==> flow/design.v <==
module register #( parameter DATA_WIDTH = 12,
                   parameter N          = 14 )
                  ( clk, rst, enables, in_smpl, out_smpls );
    input wire                      clk, rst;
    input wire  [ N-1:0 ]           enables;
    input wire  [ DATA_WIDTH-1:0 ]  in_smpl; 
    output reg [ N*DATA_WIDTH-1:0 ]  out_smpls;
    genvar i;
    generate
        for ( i = 0; i < N; i = i + 1 ) begin : sample_regs
            always @(posedge clk or posedge rst ) begin
                if ( rst )
                    out_smpls[ i * DATA_WIDTH +: DATA_WIDTH ] 
                        <= {DATA_WIDTH{1'b0}};  
                else if ( enables[ i ] )
                    out_smpls[ i * DATA_WIDTH +: DATA_WIDTH ] 
                        <= in_smpl;
            end
        end
endgenerate
endmodule
==> Step by step through the tools: register <==
Tool output for the design above, in the order of the flow.
Lines are those of the file above, counted from 1.
Operators carry their Yosys type and port widths (W data, S select, Z words).
{ "inputs": {"top": "register", "clock_port": "clk", "library": "sky130hd", "lib_corner": "tt_025C_1v80"} }

==> After elaboration <==
Source: Yosys, flattened and elaborated, memories not mapped. Widths are those after wreduce; folded enables and synchronous resets count as part of the registers. Registers that Yosys merges into a memory's read port (data or address) are not register bits. Print and check cells do not count. Equal cells are merged and count once.
{ "bits": {"elab_cells": 14, "ff_bits": 168, "output_inout_bits": 168} }

==> Longest topological paths <==
Depth = most cells in a row (Yosys ltp): at word level without a register or memory, in the mapped netlist without a sequential cell, where the memories' decode and read muxes count.
{ "depth": {"depth_word": 0, "ABC_AREA": 0, "ltp_mapped": 2, "ltp_nobuf": 1} }

==> Mapped cells and area <==
Source: synth_stat.txt of the flow (Yosys; design flattened, memories mapped). It holds for the ABC_AREA given above (unset counts as 0); a run with the other value may have another netlist.
{ "mapped": {"mapped_area_um2": 6302.3, "cell_count": 363, "ffs": 168, "sequential_area_um2": 4204.0} }
{ "by_type": {"columns": ["cell", "count"], "rows": [
  ["sky130_fd_sc_hd__dfrtp_1", 168],
  ["sky130_fd_sc_hd__mux2_2", 168],
  ["sky130_fd_sc_hd__buf_6", 14],
  ["sky130_fd_sc_hd__clkbuf_1", 12],
  ["sky130_fd_sc_hd__inv_1", 1]
]} }

==> Path before layout <==
OpenSTA on the mapped netlist: ideal clock, no wires. The path of least setup slack (recovery checks aside). Input and output delay are each 20% of the period. Register names are those of the netlist, which keeps one name where synthesis merged equal registers.
{ "synth_timing": {"kind": "input-to-reg", "start": "in enables[8]", "end": "reg out_smpls[100]", "t_required_ns": 1.045, "t_arrival_ns": 0.666, "path_delay_ns": 0.557, "stages": 2, "path_slack_ns": 0.379, "t_first_pin_ns": 0.234, "in_delay_ns": 0.234, "period_ns": 1.17, "synth_period_reached_ns": 0.791} }
"path_delay_ns" = arrival - input delay + setup time.
"stages" counts driving pins, that of a launching flip-flop among them; a cell with two outputs on the path counts twice.
"synth_period_reached_ns" = period - worst setup slack (recovery checks aside). The figure is calculated, with input and output delays left at 20% of the set period.
{ "synth_via": {"path_cell_list": "sky130_fd_sc_hd__buf_6 sky130_fd_sc_hd__mux2_2", "elab_chain_cells": 0, "cone_cells": 0, "lines_between": 0} }
{ "synth_rtl": {"columns": ["item", "line", "text"], "rows": [
  ["start, declared", 5, "input wire  [ N-1:0 ]           enables;"],
  ["end, declared", 7, "output reg [ N*DATA_WIDTH-1:0 ]  out_smpls;"]
]} }

==> Timing after layout <==
From the final timing report of job 2: the path of least setup slack in the routed layout; clock arrival at registers is part of the times.
{ "layout_timing": {"kind": "reg-to-output", "start": "reg out_smpls[138]", "end": "out out_smpls[138]", "t_first_pin_ns": 0.42, "stages": 2, "period_ns": 1.3, "out_delay_ns": 0.26, "path_slack_ns": 0.06, "t_required_ns": 1.04, "t_arrival_ns": 0.98} }
{ "layout_via": {"path_cell_list": "sky130_fd_sc_hd__dfrtp_1 sky130_fd_sc_hd__buf_2", "elab_chain_cells": 0, "cone_cells": 0, "lines_between": 0} }
{ "layout_rtl": {"columns": ["item", "line", "text"], "rows": [
  ["start, declared", 7, "output reg [ N*DATA_WIDTH-1:0 ]  out_smpls;"],
  ["end, declared", 7, null]
]} }

Memo
Re: implementation data of register

Settings and measured results of 2 stored flow runs for module register (sky130hd), not sorted in any way. The constraints put input and output delay at 20% of the set period each and load the outputs with 0.01 pF.
By "worst_path_ns" is meant the share of the clock period that the worst setup path is allowed (20% is reserved at inputs, 20% at outputs), minus its slack. Clock arrival times at its registers enter into it.

Job 1
==> flow/run.sh <==
#!/bin/bash
# the make line also repeats the synthesis and layout settings of config.mk as NAME=value (left out here)
make -C /OpenROAD-flow-scripts/flow DESIGN_CONFIG=/design/flow/config.mk WORK_HOME=/design/flow/orfs CLKGATE_MAP_FILE= finish
==> flow/config.mk <==
export PLATFORM = sky130hd
export DESIGN_NAME = register
export DESIGN_NICKNAME = register
export VERILOG_FILES = /design/flow/design.v
export SDC_FILE = /design/flow/constraint.sdc
export NUM_CORES = 4
export LEC_CHECK = 0
export ABC_AREA = 0
export CAP_MARGIN = 5
export CELL_PAD_IN_SITES_DETAIL_PLACEMENT = 1
export CORE_ASPECT_RATIO = 0.72
export CORE_MARGIN = 10
export CORE_UTILIZATION = 60
export GPL_ROUTABILITY_DRIVEN = 0
export GPL_TIMING_DRIVEN = 1
export PLACE_DENSITY_LB_ADDON = 0.24
export SLEW_MARGIN = 20
==> flow/constraint.sdc <==
create_clock -name core_clock -period 0.901 [get_ports {clk}]
set_input_delay 0.1802 -clock core_clock [delete_from_list [all_inputs] [get_ports {clk}]]
set_output_delay 0.1802 -clock core_clock [all_outputs]
set_load 0.01 [all_outputs]

==> results of job 1, as JSON <==
{
  "outcome": "did not finish, placement stopped with DPL-0033"
}

Job 2
==> flow/run.sh <==
#!/bin/bash
# the make line also repeats the synthesis and layout settings of config.mk as NAME=value (left out here)
make -C /OpenROAD-flow-scripts/flow DESIGN_CONFIG=/design/flow/config.mk WORK_HOME=/design/flow/orfs CLKGATE_MAP_FILE= finish
==> flow/config.mk <==
export PLATFORM = sky130hd
export DESIGN_NAME = register
export DESIGN_NICKNAME = register
export VERILOG_FILES = /design/flow/design.v
export SDC_FILE = /design/flow/constraint.sdc
export NUM_CORES = 4
export LEC_CHECK = 0
export CAP_MARGIN = 20
export CELL_PAD_IN_SITES_DETAIL_PLACEMENT = 0
export CORE_MARGIN = 2
export CORE_UTILIZATION = 47
export CTS_CLUSTER_DIAMETER = 150
export GPL_ROUTABILITY_DRIVEN = 0
export MIN_ROUTING_LAYER = met2
export PLACE_DENSITY_LB_ADDON = 0.01
export SETUP_SLACK_MARGIN = 0.38
export SLEW_MARGIN = 20
==> flow/constraint.sdc <==
create_clock -name core_clock -period 1.3 [get_ports {clk}]
set_input_delay 0.2600 -clock core_clock [delete_from_list [all_inputs] [get_ports {clk}]]
set_output_delay 0.2600 -clock core_clock [all_outputs]
set_load 0.01 [all_outputs]

==> results of job 2, as JSON <==
{
  "synth_area_um2": 6302.3,
  "die_footprint_um2": 14350.8,
  "final_cell_area_um2": 9696.8,
  "utilization_pct": 73.5,
  "setup_ws_ns": 0.064,
  "worst_path_ns": 0.98,
  "timing.worst_path_kind": "reg-to-output"
}
